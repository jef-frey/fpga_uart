==> flow/design.v <==
module UART (
  input i_Clk,
  input i_UART_RX,
  output o_UART_TX,
  output o_Segment1_A,
  output o_Segment1_B,
  output o_Segment1_C,
  output o_Segment1_D,
  output o_Segment1_E,
  output o_Segment1_F,
  output o_Segment1_G,
  output o_Segment2_A,
  output o_Segment2_B,
  output o_Segment2_C,
  output o_Segment2_D,
  output o_Segment2_E,
  output o_Segment2_F,
  output o_Segment2_G
  );
  wire [7:0] uart_receiver_output;
  wire read_n_write_flag;
  UART_receiver U_RX(
    .i_uart(i_UART_RX),
    .i_clk(i_Clk),
    .o_read_flag(read_n_write_flag),
    .o_bin(uart_receiver_output)
    );
  UART_transmitter U_TX(
    .i_bin(uart_receiver_output),
    .i_clk(i_Clk),
    .i_write_flag(read_n_write_flag),
    .o_uart(o_UART_TX)
    );
  bin_to_7seg U2(
    .i_bin(uart_receiver_output),
    .o_Segment1_A(o_Segment1_A),
    .o_Segment1_B(o_Segment1_B),
    .o_Segment1_C(o_Segment1_C),
    .o_Segment1_D(o_Segment1_D),
    .o_Segment1_E(o_Segment1_E),
    .o_Segment1_F(o_Segment1_F),
    .o_Segment1_G(o_Segment1_G),
    .o_Segment2_A(o_Segment2_A),
    .o_Segment2_B(o_Segment2_B),
    .o_Segment2_C(o_Segment2_C),
    .o_Segment2_D(o_Segment2_D),
    .o_Segment2_E(o_Segment2_E),
    .o_Segment2_F(o_Segment2_F),
    .o_Segment2_G(o_Segment2_G)
    );
endmodule
module bin_to_7seg
  (
    input  [7:0] i_bin,
    output o_Segment1_A,
    output o_Segment1_B,
    output o_Segment1_C,
    output o_Segment1_D,
    output o_Segment1_E,
    output o_Segment1_F,
    output o_Segment1_G,
    output o_Segment2_A,
    output o_Segment2_B,
    output o_Segment2_C,
    output o_Segment2_D,
    output o_Segment2_E,
    output o_Segment2_F,
    output o_Segment2_G
  );
  wire [6:0] w_Segment1;
  wire [6:0] w_Segment2;
  assign o_Segment1_A = w_Segment1[6];
  assign o_Segment1_B = w_Segment1[5];
  assign o_Segment1_C = w_Segment1[4];
  assign o_Segment1_D = w_Segment1[3];
  assign o_Segment1_E = w_Segment1[2];
  assign o_Segment1_F = w_Segment1[1];
  assign o_Segment1_G = w_Segment1[0];
  assign o_Segment2_A = w_Segment2[6];
  assign o_Segment2_B = w_Segment2[5];
  assign o_Segment2_C = w_Segment2[4];
  assign o_Segment2_D = w_Segment2[3];
  assign o_Segment2_E = w_Segment2[2];
  assign o_Segment2_F = w_Segment2[1];
  assign o_Segment2_G = w_Segment2[0];
  assign w_Segment1 = encode(i_bin[7:4]);
  assign w_Segment2 = encode(i_bin[3:0]);
	function [6:0] encode;
		input [3:0] i_bin_val;
		encode =	(i_bin_val[3:0] == 4'b0000) ? ~7'b1111110 :
					(i_bin_val[3:0] == 4'b0001) ? ~7'b0110000 :
					(i_bin_val[3:0] == 4'b0010) ? ~7'b1101101 :
					(i_bin_val[3:0] == 4'b0011) ? ~7'b1111001 :
					(i_bin_val[3:0] == 4'b0100) ? ~7'b0110011 :
					(i_bin_val[3:0] == 4'b0101) ? ~7'b1011011 :
					(i_bin_val[3:0] == 4'b0110) ? ~7'b1011111 :
					(i_bin_val[3:0] == 4'b0111) ? ~7'b1110000 :
					(i_bin_val[3:0] == 4'b1000) ? ~7'b1111111 :
					(i_bin_val[3:0] == 4'b1001) ? ~7'b1111011 :
					(i_bin_val[3:0] == 4'b1010) ? ~7'b1110111 :
					(i_bin_val[3:0] == 4'b1011) ? ~7'b0011111 :
					(i_bin_val[3:0] == 4'b1100) ? ~7'b1001110 :
					(i_bin_val[3:0] == 4'b1101) ? ~7'b0111101 :
					(i_bin_val[3:0] == 4'b1110) ? ~7'b1001111 :
					(i_bin_val[3:0] == 4'b1111) ? ~7'b1000111 :
											      ~7'b0000000;
	endfunction
endmodule
module UART_receiver
  #(
    parameter BAUD_RATE = 115200,
    parameter CLK_FREQ  = 25000000
    )
  (
    input i_uart,
    input i_clk,
    output o_read_flag,
    output [7:0] o_bin
  );
  parameter BAUD_PERIOD = CLK_FREQ/BAUD_RATE;
  reg [1:0] state = 2'b00;
  reg [7:0] period_counter = 0;
  reg last_signal = 0;
  reg [7:0] byte_read;
  reg [2:0] byte_index=0;
  reg [7:0] r_bin = 0;
  reg r_read_flag = 0;
  always @ (posedge i_clk) begin
    case (state)
      0:
        begin
          r_read_flag <= 0;
          if (last_signal == 1'b1 && i_uart == 1'b0) begin
            state <= 1;
            period_counter <= BAUD_PERIOD;
          end
        end
      1:
        begin
          period_counter <= period_counter-1;
        	if (period_counter == 8'b0000_0000) begin
            state <= 2;
            period_counter <= BAUD_PERIOD;
            byte_index <= 0;
          end
        end
      2:
        begin
          period_counter <= period_counter-1;
          if (period_counter == BAUD_PERIOD/2) begin
            byte_read[byte_index] <= i_uart;
          end
          if (period_counter == 0) begin
            period_counter <= BAUD_PERIOD;
            byte_index <= byte_index+1;
            if (byte_index == 3'b111) begin
              state <= 3;
              r_bin <= byte_read;
            end
          end
        end
        3:
          begin
            period_counter <= period_counter-1;
            r_read_flag <= 1;
            if (period_counter == 8'b0000_0000) begin
              state <= 0;
              r_read_flag <= 0;
            end
          end
    endcase
    last_signal <= i_uart;
  end
  assign o_bin = r_bin;
  assign o_read_flag = r_read_flag;
endmodule
module UART_transmitter
  #(
    parameter BAUD_RATE = 115200,
    parameter CLK_FREQ  = 25000000
    )
  (
    input [7:0] i_bin,
    input i_write_flag,
    input i_clk,
    output o_uart
  );
  parameter BAUD_PERIOD = CLK_FREQ/BAUD_RATE;
  reg [1:0] state = 2'b00;
  reg [7:0] period_counter = 0;
  reg [2:0] byte_index = 0;
  reg r_uart = 1;
  always @ (posedge i_clk) begin
    case (state)
      0:
        begin
          r_uart <= 1;
          if (i_write_flag == 1'b1) begin
            state <= 1;
            period_counter <= BAUD_PERIOD;
          end
        end
      1:
        begin
          r_uart <= 0;
          period_counter <= period_counter-1;
        	if (period_counter == 8'b0000_0000) begin
            state <= 2;
            period_counter <= BAUD_PERIOD;
            byte_index <= 0;
          end
        end
      2:
        begin
          r_uart <= i_bin[byte_index];
          period_counter <= period_counter-1;
          if (period_counter == 0) begin
            period_counter <= BAUD_PERIOD;
            byte_index <= byte_index+1;
            if (byte_index == 3'b111) begin
              state <= 3;
            end
          end
        end
        3:
          begin
            r_uart <= 1;
            period_counter <= period_counter-1;
            if (period_counter == 8'b0000_0000) begin
              state <= 0;
            end
          end
    endcase
  end
  assign o_uart = r_uart;
endmodule
---- From RTL to reports: UART ----
Tool output for the design above, in the order of the flow.
Line numbers count from 1 in the design file above.
Operators carry their Yosys type and port widths (W data, S select, Z words).
Not given: -
set-up
  top module .............................. UART
  clock port .............................. i_Clk
  cell library ............................ sky130hd
  timing corner ........................... tt_025C_1v80

---- Word level ----
Counts by Yosys on the flattened word-level netlist (proc, flatten, opt, wreduce; memories kept). Register bits leave out memories and registers merged into their read ports (data or address). Print and check cells are left out.
operators by class
  add/subtract/negate cells ............... 5
  equal/unequal tests ..................... 50
  shifts and indexed selects .............. 3
  mux-type cells .......................... 61
  bitwise logic cells ..................... 5
  reduce/logical cells .................... 24
operators with widths
  operator                 count
  $mux W7                  32
  $eq A4 B4 Y1 const B     16
  $pmux W8 S3              2
  $mux W8                  6
  $eq A4 B3 Y1 const B     8
  $ne A2 B1 Y1 const B     10
  $mux W2                  10
  $eq A4 B2 Y1 const B     4
  $sub A8 B1 Y8 const B    2
  $logic_not A8 Y1         2
  $pmux W2 S4              2
  $reduce_and A6 Y1        2
  $pmux W3 S2              2
  $mux W3                  4
  $reduce_and A3 Y1        3
  $shift A1 B4 Y8          1
  $shift A1 B4 Y8 const A  1
  $eq A2 B2 Y1 const B     4
  $eq A4 B1 Y1 const B     2
  $logic_not A4 Y1         2
  $reduce_bool A4 Y1       2
  $shiftx A8 B3 Y1         1
  $eq A8 B7 Y1 const B     1
  $and A8 B8 Y8            1
  $or A8 B8 Y8             1
  $not A8 Y8               1
  $reduce_and A2 Y1        3
  $reduce_bool A2 Y1       3
Other operator kinds: 13; their cells: 20.
bit counts
  flip-flop bits (word level) ............. 45
  bits of input ports ..................... 2
  output and inout port bits .............. 15
  word-level cells ........................ 159

---- Depth ----
Longest topological path by Yosys (ltp), each cell counted once; first at word level (registers and memories cut), then after technology mapping (sequential cells cut; the memories' decode and read muxes count).
logic depth
  word-level depth ........................ 17
  ABC_AREA ................................ 1
  mapped depth ............................ 10
  mapped depth without buffers ............ 10

---- After synthesis ----
Yosys stat after the flow's synthesis: flattened, memories mapped to cells. It holds for the ABC_AREA given above (unset counts as 0); a run with the other value may have another netlist.
cell types
  cell type                  count  total area (sq um)
  sky130_fd_sc_hd__edfxtp_1  43     1.29E+03
  sky130_fd_sc_hd__ha_1      21     262.752
  sky130_fd_sc_hd__inv_1     59     221.462
  sky130_fd_sc_hd__nand2_1   55     206.448
  sky130_fd_sc_hd__o21ai_0   23     115.11
  sky130_fd_sc_hd__nor2_1    29     108.854
  sky130_fd_sc_hd__nand3_1   19     95.091
  sky130_fd_sc_hd__a21oi_1   11     55.053
  sky130_fd_sc_hd__xor2_1    6      52.55
  sky130_fd_sc_hd__dfxtp_1   2      40.038
  sky130_fd_sc_hd__nor2_4    3      33.782
  sky130_fd_sc_hd__nand4_1   4      25.024
  sky130_fd_sc_hd__a31oi_1   3      18.768
  sky130_fd_sc_hd__nand2_2   3      18.768
  sky130_fd_sc_hd__a221oi_1  2      17.517
  sky130_fd_sc_hd__xnor2_1   2      17.517
  sky130_fd_sc_hd__xnor2_2   1      16.266
  sky130_fd_sc_hd__o21a_1    2      15.014
Other cell types: 23; their cells: 28.
mapped netlist
  cells in the netlist .................... 316
  synthesis area .......................... 2811.4 sq um
  sequential part of the area ............. 1331.3 sq um
  mapped flip-flops ....................... 45
  buffer cells ............................ 1

---- Worst setup path after synthesis ----
Source: OpenSTA report_checks on the synthesized netlist (no wires, ideal clock, input and output delay 20% of the period each), path of least setup slack; recovery checks are left aside. Register names are those of the netlist, which keeps one name where synthesis merged equal registers.
path after synthesis
  path kind ............................... reg-to-reg
  start ................................... register U_RX.period_counter[0]
  end ..................................... register U_RX.r_bin[0]
  clock period ............................ 2.89 ns
  setup time .............................. 0.370 ns
  launch time at the first pin ............ 0.000 ns
  arrival ................................. 1.451 ns
  data required time ...................... 2.520 ns
  slack ................................... 1.068 ns
  delay of the path ....................... 1.821 ns
  driving pins on the path ................ 9
  buffers on the path ..................... 0
  synthesis period reached ................ 1.822 ns
"delay of the path" = arrival - input delay + setup time.
"driving pins on the path" counts driving pins, that of a launching flip-flop among them; a cell with two outputs on the path counts twice.
"synthesis period reached" is the clock period less the worst setup slack; recovery checks do not enter. This is arithmetic on one report: input and output delays are still those of the set period (20% each).
Between the ends stands the longest chain of elaborated cells between them, by number of cells; it is not shown to be the way that was timed. Of several equally long chains one is given.
Each line given opens the expression or statement behind the cell; cells for indexed reads and writes are added by Yosys, which also makes memories of some case tables.
At most two assigning lines are given for a register; there are more.
on the way, after synthesis
  cells stage by stage .................... sky130_fd_sc_hd__edfxtp_1 > sky130_fd_sc_hd__inv_1 > sky130_fd_sc_hd__ha_1 > sky130_fd_sc_hd__nand2_2 > sky130_fd_sc_hd__nor2_4 > sky130_fd_sc_hd__nand2_2 > sky130_fd_sc_hd__nor2_4 > sky130_fd_sc_hd__nand2_2 > sky130_fd_sc_hd__nor2_1
  length of the longest elaborated chain .. 2
  elaborated cells between the ends (all ways) .. 2
  those cells by class .................... 2 x reduce/logical
RTL lines, path after synthesis
  what               line  text
  start, declared    122   reg [7:0] period_counter = 0;
  start, assigned    140   period_counter <= period_counter-1;
  start, assigned    149   period_counter <= period_counter-1;
  $logic_not A8 Y1   153   if (period_counter == 0) begin
  $reduce_and A3 Y1  -
  end, assigned      158   r_bin <= byte_read;
  end, declared      126   reg [7:0] r_bin = 0;

---- Timing after layout ----
Path of least setup slack in the final report of run 1 (OpenROAD, finished layout, wires in). Where an end is a register, its clock arrival counts in the times.
path after layout
  path kind ............................... reg-to-output
  start ................................... register U_RX.r_bin[7]
  end ..................................... output o_Segment1_E
  clock period ............................ 2.35 ns
  external output delay ................... 0.47 ns
  launch time at the first pin ............ 0.28 ns
  arrival ................................. 1.67 ns
  data required time ...................... 1.88 ns
  slack ................................... 0.21 ns
  driving pins on the path ................ 6
  buffers on the path ..................... 1
Between the ends stands the longest chain of elaborated cells between them, by number of cells; it is not shown to be the way that was timed. Of several equally long chains one is given.
on the way, after layout
  cells stage by stage .................... sky130_fd_sc_hd__edfxtp_1 > sky130_fd_sc_hd__inv_2 > sky130_fd_sc_hd__nand2_1 > sky130_fd_sc_hd__a22o_1 > sky130_fd_sc_hd__inv_1 > sky130_fd_sc_hd__clkdlybuf4s50_1
  length of the longest elaborated chain .. 17
  elaborated cells between the ends (all ways) .. 32
  source lines of those cells ............. 16
  those cells by class .................... 15 x eq/ne; 16 x mux; 1 x reduce/logical
RTL lines, path after layout
  what             line  text
  start, declared  126   reg [7:0] r_bin = 0;
  start, assigned  158   r_bin <= byte_read;
  $eq A4 B4 Y1     105   (i_bin_val[3:0] == 4'b1111) ? ~7'b1000111 :
  $mux W7          105
  $mux W7          104   (i_bin_val[3:0] == 4'b1110) ? ~7'b1001111 :
  $mux W7          103   (i_bin_val[3:0] == 4'b1101) ? ~7'b0111101 :
  $mux W7          102   (i_bin_val[3:0] == 4'b1100) ? ~7'b1001110 :
  $mux W7          101   (i_bin_val[3:0] == 4'b1011) ? ~7'b0011111 :
  $mux W7          100   (i_bin_val[3:0] == 4'b1010) ? ~7'b1110111 :
  (+3 left out)    -
  $mux W7          96    (i_bin_val[3:0] == 4'b0110) ? ~7'b1011111 :
  $mux W7          95    (i_bin_val[3:0] == 4'b0101) ? ~7'b1011011 :
  $mux W7          94    (i_bin_val[3:0] == 4'b0100) ? ~7'b0110011 :
  $mux W7          93    (i_bin_val[3:0] == 4'b0011) ? ~7'b1111001 :
  $mux W7          92    (i_bin_val[3:0] == 4'b0010) ? ~7'b1101101 :
  $mux W7          91    (i_bin_val[3:0] == 4'b0001) ? ~7'b0110000 :
  $mux W7          90    encode = (i_bin_val[3:0] == 4'b0000) ? ~7'b1111110 :
  end, declared    9     output o_Segment1_E,

Design UART on sky130hd. What follows are 2 stored runs of the flow, each under its own settings; their order means nothing. The constraints put input and output delay at 20% of the set period each and load the outputs with 0.01 pF.
"achieved clock period (ns)": clock period set for the run, less the worst setup slack. It is reckoned from that one timing run; input and output delays stay at 20% of the period that was set.
"worst setup path time (ns)" means the part of the period allowed to the worst setup path (the constraints hold back 20% at inputs and 20% at outputs) less its slack; where the path has registers, the arrival times of their clocks count too.
"finish__power__total" is the tool's figure for a default switching activity; nothing was simulated.

Flow files of run 1
==> flow/run.sh <==
#!/bin/bash
# the make line also repeats the synthesis and layout settings of config.mk as NAME=value (left out here)
make -C /OpenROAD-flow-scripts/flow DESIGN_CONFIG=/design/flow/config.mk WORK_HOME=/design/flow/orfs CLKGATE_MAP_FILE= finish
==> flow/config.mk <==
export PLATFORM = sky130hd
export DESIGN_NAME = UART
export DESIGN_NICKNAME = UART
export VERILOG_FILES = /design/flow/design.v
export SDC_FILE = /design/flow/constraint.sdc
export NUM_CORES = 4
export LEC_CHECK = 0
export ABC_AREA = 1
export CAP_MARGIN = 20
export CELL_PAD_IN_SITES_DETAIL_PLACEMENT = 0
export CORE_ASPECT_RATIO = 0.7
export CORE_MARGIN = 7
export CORE_UTILIZATION = 35
export CTS_CLUSTER_DIAMETER = 107
export CTS_CLUSTER_SIZE = 93
export PLACE_DENSITY_LB_ADDON = 0.28
export SETUP_SLACK_MARGIN = 0.13
export SLEW_MARGIN = 25
==> flow/constraint.sdc <==
create_clock -name core_clock -period 2.35 [get_ports {i_Clk}]
set_input_delay 0.4700 -clock core_clock [delete_from_list [all_inputs] [get_ports {i_Clk}]]
set_output_delay 0.4700 -clock core_clock [all_outputs]
set_load 0.01 [all_outputs]

report of run 1
yosys chip area after synthesis (um^2): 2811.4
finish__design__die__area: 10777.9
finish__design__instance__area__stdcell: 3342.0
finish__timing__setup__ws: 0.214
finish__timing__hold__ws: 0.449
finish__power__total: 4.429e-03
achieved clock period (ns): 2.136
worst setup path time (ns): 1.67
worst setup path kind: reg-to-output

Flow files of run 2
==> flow/run.sh <==
#!/bin/bash
# the make line also repeats the synthesis and layout settings of config.mk as NAME=value (left out here)
make -C /OpenROAD-flow-scripts/flow DESIGN_CONFIG=/design/flow/config.mk WORK_HOME=/design/flow/orfs CLKGATE_MAP_FILE= finish
==> flow/config.mk <==
export PLATFORM = sky130hd
export DESIGN_NAME = UART
export DESIGN_NICKNAME = UART
export VERILOG_FILES = /design/flow/design.v
export SDC_FILE = /design/flow/constraint.sdc
export NUM_CORES = 4
export LEC_CHECK = 0
export ABC_AREA = 0
export CAP_MARGIN = 5
export CORE_MARGIN = 2
export CORE_UTILIZATION = 18
export HOLD_SLACK_MARGIN = -0.0
export MIN_ROUTING_LAYER = met1
export PLACE_DENSITY_LB_ADDON = 0.27
export SETUP_SLACK_MARGIN = 0.43
export SLEW_MARGIN = 20
==> flow/constraint.sdc <==
create_clock -name core_clock -period 2.82 [get_ports {i_Clk}]
set_input_delay 0.5640 -clock core_clock [delete_from_list [all_inputs] [get_ports {i_Clk}]]
set_output_delay 0.5640 -clock core_clock [all_outputs]
set_load 0.01 [all_outputs]

report of run 2
yosys chip area after synthesis (um^2): 2892.8
finish__design__die__area: 17100.8
finish__design__instance__area__stdcell: 3659.8
finish__timing__setup__ws: 0.530
finish__timing__hold__ws: 0.455
finish__power__total: 1.422e-03
achieved clock period (ns): 2.290
worst setup path time (ns): 1.73
worst setup path kind: reg-to-output
